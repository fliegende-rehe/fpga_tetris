==> flow/design.v <==
module gen_sys_event(
  input  clk_i,               
  input  srst_i,              
  input  level_changed_i,     
  output sys_event_o          
);
localparam SYS_EVENT_PERIOD_MAX  = 'd67_000_000;  
localparam SYS_EVENT_PERIOD_MIN  = 'd10_000_000;  
localparam SYS_EVENT_PERIOD_STEP = 'd4_000_000;   
logic [31:0] sys_counter      = '0;              
logic [31:0] sys_event_period = SYS_EVENT_PERIOD_MAX;  
logic [31:0] next_sys_event_period;              
logic        counter_eq_period;                 
always_comb
  begin
    if( ( sys_event_period - SYS_EVENT_PERIOD_STEP ) < SYS_EVENT_PERIOD_MIN )
      next_sys_event_period = SYS_EVENT_PERIOD_MIN;
    else
      next_sys_event_period = sys_event_period - SYS_EVENT_PERIOD_STEP;
  end
always_ff @( posedge clk_i )
  if( srst_i )
    sys_event_period <= SYS_EVENT_PERIOD_MAX;  
  else
    if( level_changed_i )
      sys_event_period <= next_sys_event_period;  
always_ff @( posedge clk_i )
  if( srst_i || level_changed_i || counter_eq_period )
    sys_counter <= 'd0;  
  else
    sys_counter <= sys_counter + 1'd1;  
assign counter_eq_period = ( sys_counter == sys_event_period );
assign sys_event_o = counter_eq_period;
endmodule
# Tool chain data of gen_sys_event
# Tool output for the design above, in the order of the flow.
# Lines are those of the file above, counted from 1.
# Operators: Yosys type, input widths -> output width; for muxes data width and select width s.
# Library cell names are shortened.
# A cell with -- has no value.
dict set report setup {
  top {gen_sys_event}
  clock {clk_i}
  cell_library {sky130hd}
  pvt_corner {tt_025C_1v80}
}

# Elaborated design
# Yosys after proc, flatten, opt, wreduce and memory -nomap, before mapping. Enables and synchronous resets that opt folds into registers are not counted as muxes. Memory bits, and registers merged into a memory's read port (data or address), are not among the register bits. Print and check cells are not counted. Equal cells are merged and count once.
dict set report bits {
  mem_bits_rw 0
  in_bits 3
  clocked_rd_ports_x_width 0
  ff_bits 64
  output_inout_bits 1
  elab_cells 9
  mem_count 0
  latchBits 0
  mem_bits_ro 0
}
dict set report op_classes {
  mux 1
  n_addsub 2
  bitwise 0
  eq_ne 1
  reduce_and_logical 2
  shift 0
  n_mul 0
  n_div 0
  cmp 1
}
# operator n
set ops {}
lappend ops {{$add 32x1->32 const B} 1}
lappend ops {{$sub 32x22->32 const B} 1}
lappend ops {{$lt 32x24->1 const B} 1}
lappend ops {{$eq 32x32->1} 1}
lappend ops {{$mux 32} 1}
lappend ops {{$logic_or 1x1->1} 2}

# Longest topological paths
# Yosys ltp: most cells in a row. Word level: on the elaborated netlist, between registers, memories and ports. Mapped: between sequential cells and ports; inverters and the memories' decode and read muxes count.
dict set report depth {
  word_depth 3
  abc_area 0
  depth_mapped 11
  depth_no_buf 10
}

# Synthesis result
# Source: synth_stat.txt of the flow (Yosys; design flattened, memories mapped). It holds for the ABC_AREA given above (unset counts as 0); a run with the other value may have another netlist.
dict set report synth_totals {
  n_buf 28
  ffs 58
  mapped_area_um2 3329.4
  seq_area_um2 1161.1
  cells 412
}
# type n area_total_um2
set types {}
lappend types {dfxtp_1 58 1.16E+03}
lappend types {xor2_1 51 446.678}
lappend types {xnor2_1 30 262.752}
lappend types {nor2_1 55 206.448}
lappend types {nand2_1 40 150.144}
lappend types {nand3_1 21 105.101}
lappend types {or3_1 14 87.584}
lappend types {clkbuf_1 22 82.579}
lappend types {nor3_1 15 75.072}
lappend types {o21ai_0 12 60.058}
lappend types {and3_1 8 50.048}
lappend types {ha_1 4 50.048}
lappend types {nor4_1 8 50.048}
lappend types {a21oi_1 9 45.043}
lappend types {inv_1 11 41.29}
lappend types {nand4_1 6 37.536}
lappend types {a2111oi_4 1 27.526}
lappend types {a211oi_1 3 22.522}
# Not listed: further types 28, cells in them 44.

# Timing after synthesis
# OpenSTA on the mapped netlist: ideal clock, no wires. The path of least setup slack (recovery checks aside). Input and output delay are each 20% of the period. Register names are those of the netlist, which keeps one name where synthesis merged equal registers.
dict set report synth_path {
  kind {reg-to-reg}
  startpoint {register sys_event_period[13]}
  endpoint {register sys_event_period[18]}
  stages 11
  arrival_ns 2.508
  path_slack_ns 0.414
  required_ns 2.922
  clock_period_ns 3.05
  path_delay_ns 2.636
  launch_ns 0.000
  path_buffers 2
  setup_ns 0.128
  synth_period_reached_ns 2.636
}
# "path_delay_ns" is the arrival time less input delay plus setup time.
# "stages" counts driving pins, that of a launching flip-flop among them; a cell with two outputs on the path counts twice.
# "synth_period_reached_ns" is the clock period less the worst setup slack; recovery checks do not enter. This is arithmetic on one report: input and output delays are still those of the set period (20% each).
# The rows between start and end are the longest chain of elaborated cells between them; the timing report does not say that the signal goes this way. Where chains are equally long, one stands for them.
# Each line given opens the expression or statement behind the cell; cells for indexed reads and writes are added by Yosys, which also makes memories of some case tables.
dict set report synth_via {
  cell_sequence {dfxtp_1 -> buf_6 -> o41a_1 -> a311o_2 -> a2111oi_4 -> xnor2_1 -> o2111a_1 -> nand4_2 -> nor3b_2 -> buf_2 -> o21ai_0}
  elab_chain_cells 3
  cells_between 3
  classes_between {add/sub (1); compare (1); mux (1)}
}
# item line
set synth_rtl {}
lappend synth_rtl {{start: declaration} 11} ;# logic [31:0] sys_event_period = SYS_EVENT_PERIOD_MAX;
lappend synth_rtl {{start: assignment} 23} ;# sys_event_period <= SYS_EVENT_PERIOD_MAX;
lappend synth_rtl {{start: assignment} 26} ;# sys_event_period <= next_sys_event_period;
lappend synth_rtl {{$sub 32x22->32} 16} ;# if( ( sys_event_period - SYS_EVENT_PERIOD_STEP ) < SYS_EVENT_PERIOD_MIN )
lappend synth_rtl {{$lt 32x24->1} 16}
lappend synth_rtl {{$mux 32} 16}
lappend synth_rtl {{end: assignment} 23}
lappend synth_rtl {{end: assignment} 26}
lappend synth_rtl {{end: declaration} 11}

# Worst path after layout
# Path of least setup slack in the final report of run 1 (OpenROAD, finished layout, wires in). Where an end is a register, its clock arrival counts in the times.
dict set report layout_path {
  kind {reg-to-reg}
  startpoint {register sys_event_period[12]}
  endpoint {register sys_event_period[18]}
  arrival_ns 2.85
  required_ns 2.64
  clock_period_ns 2.43
  launch_ns 0.33
  path_slack_ns -0.21
  stages 10
  setup_ns 0.12
  path_buffers 1
}
# The rows between start and end are the longest chain of elaborated cells between them; the timing report does not say that the signal goes this way. Where chains are equally long, one stands for them.
dict set report layout_via {
  cell_sequence {dfxtp_4 -> o41a_1 -> a311o_2 -> a2111oi_4 -> xnor2_1 -> o2111a_1 -> nand4_2 -> nor3b_2 -> buf_4 -> o21ai_2}
  elab_chain_cells 3
  cells_between 3
  classes_between {add/sub (1); compare (1); mux (1)}
}
# item line
set layout_rtl {}
lappend layout_rtl {{start: declaration} 11} ;# logic [31:0] sys_event_period = SYS_EVENT_PERIOD_MAX;
lappend layout_rtl {{start: assignment} 23} ;# sys_event_period <= SYS_EVENT_PERIOD_MAX;
lappend layout_rtl {{start: assignment} 26} ;# sys_event_period <= next_sys_event_period;
lappend layout_rtl {{$sub 32x22->32} 16} ;# if( ( sys_event_period - SYS_EVENT_PERIOD_STEP ) < SYS_EVENT_PERIOD_MIN )
lappend layout_rtl {{$lt 32x24->1} 16}
lappend layout_rtl {{$mux 32} 16}
lappend layout_rtl {{end: assignment} 23}
lappend layout_rtl {{end: assignment} 26}
lappend layout_rtl {{end: declaration} 11}

# Below are 2 stored runs of the flow (Yosys, OpenROAD; platform sky130hd) on gen_sys_event, each with its settings and what was measured, unordered. Constraints: input delay and output delay 20% of the set period each, output load 0.01 pF.
# "achieved_period_ns" is the run's clock period less its worst setup slack. It is reckoned from that one timing run; input and output delays stay at 20% of the period that was set.
# "worst_setup_path_time_ns": the worst setup path's part of the clock period (all of it between registers, 20% less for each end at a port) less its slack. A launch clock that arrives late makes it longer, a capture clock that arrives late makes it shorter.
# "power_mw" is the tool's figure for a default switching activity; nothing was simulated.
run="run 1" settings period_ns=2.43 CORE_UTILIZATION=43 PLACE_DENSITY_LB_ADDON=0.02 CELL_PAD_IN_SITES_GLOBAL_PLACEMENT=1 GPL_TIMING_DRIVEN=1 GPL_ROUTABILITY_DRIVEN=1 CTS_CLUSTER_SIZE=62 CAP_MARGIN=25 SLEW_MARGIN=15 MIN_ROUTING_LAYER="met1" CORE_MARGIN=2
run="run 1" results power_mw=2.660 final_util_pct=56.4 post_route_stdcell_area_um2=4290.4 synthesis_area_um2=3329.4 final_hold_ws_ns=0.493 achieved_period_ns=2.640 setup_tns_ns=-3.403 ws_setup_ns=-0.210 worst_setup_path_time_ns=2.64 worstPathKind="reg-to-reg" die_area_um2=8463.1
run="run 2" settings period_ns=3.56 CORE_UTILIZATION=23 SETUP_SLACK_MARGIN=0.02 PLACE_DENSITY_LB_ADDON=0.01 CORE_MARGIN=8 CELL_PAD_IN_SITES_GLOBAL_PLACEMENT=1 TNS_END_PERCENT=85 GPL_ROUTABILITY_DRIVEN=0 SLEW_MARGIN=0 MIN_ROUTING_LAYER="met2" CAP_MARGIN=20
run="run 2" results power_mw=2.099 final_util_pct=27.2 post_route_stdcell_area_um2=3896.2 synthesis_area_um2=3329.4 final_hold_ws_ns=0.486 achieved_period_ns=3.215 setup_tns_ns=0.000 ws_setup_ns=0.345 worst_setup_path_time_ns=2.50 worstPathKind="reg-to-output" die_area_um2=18581.8
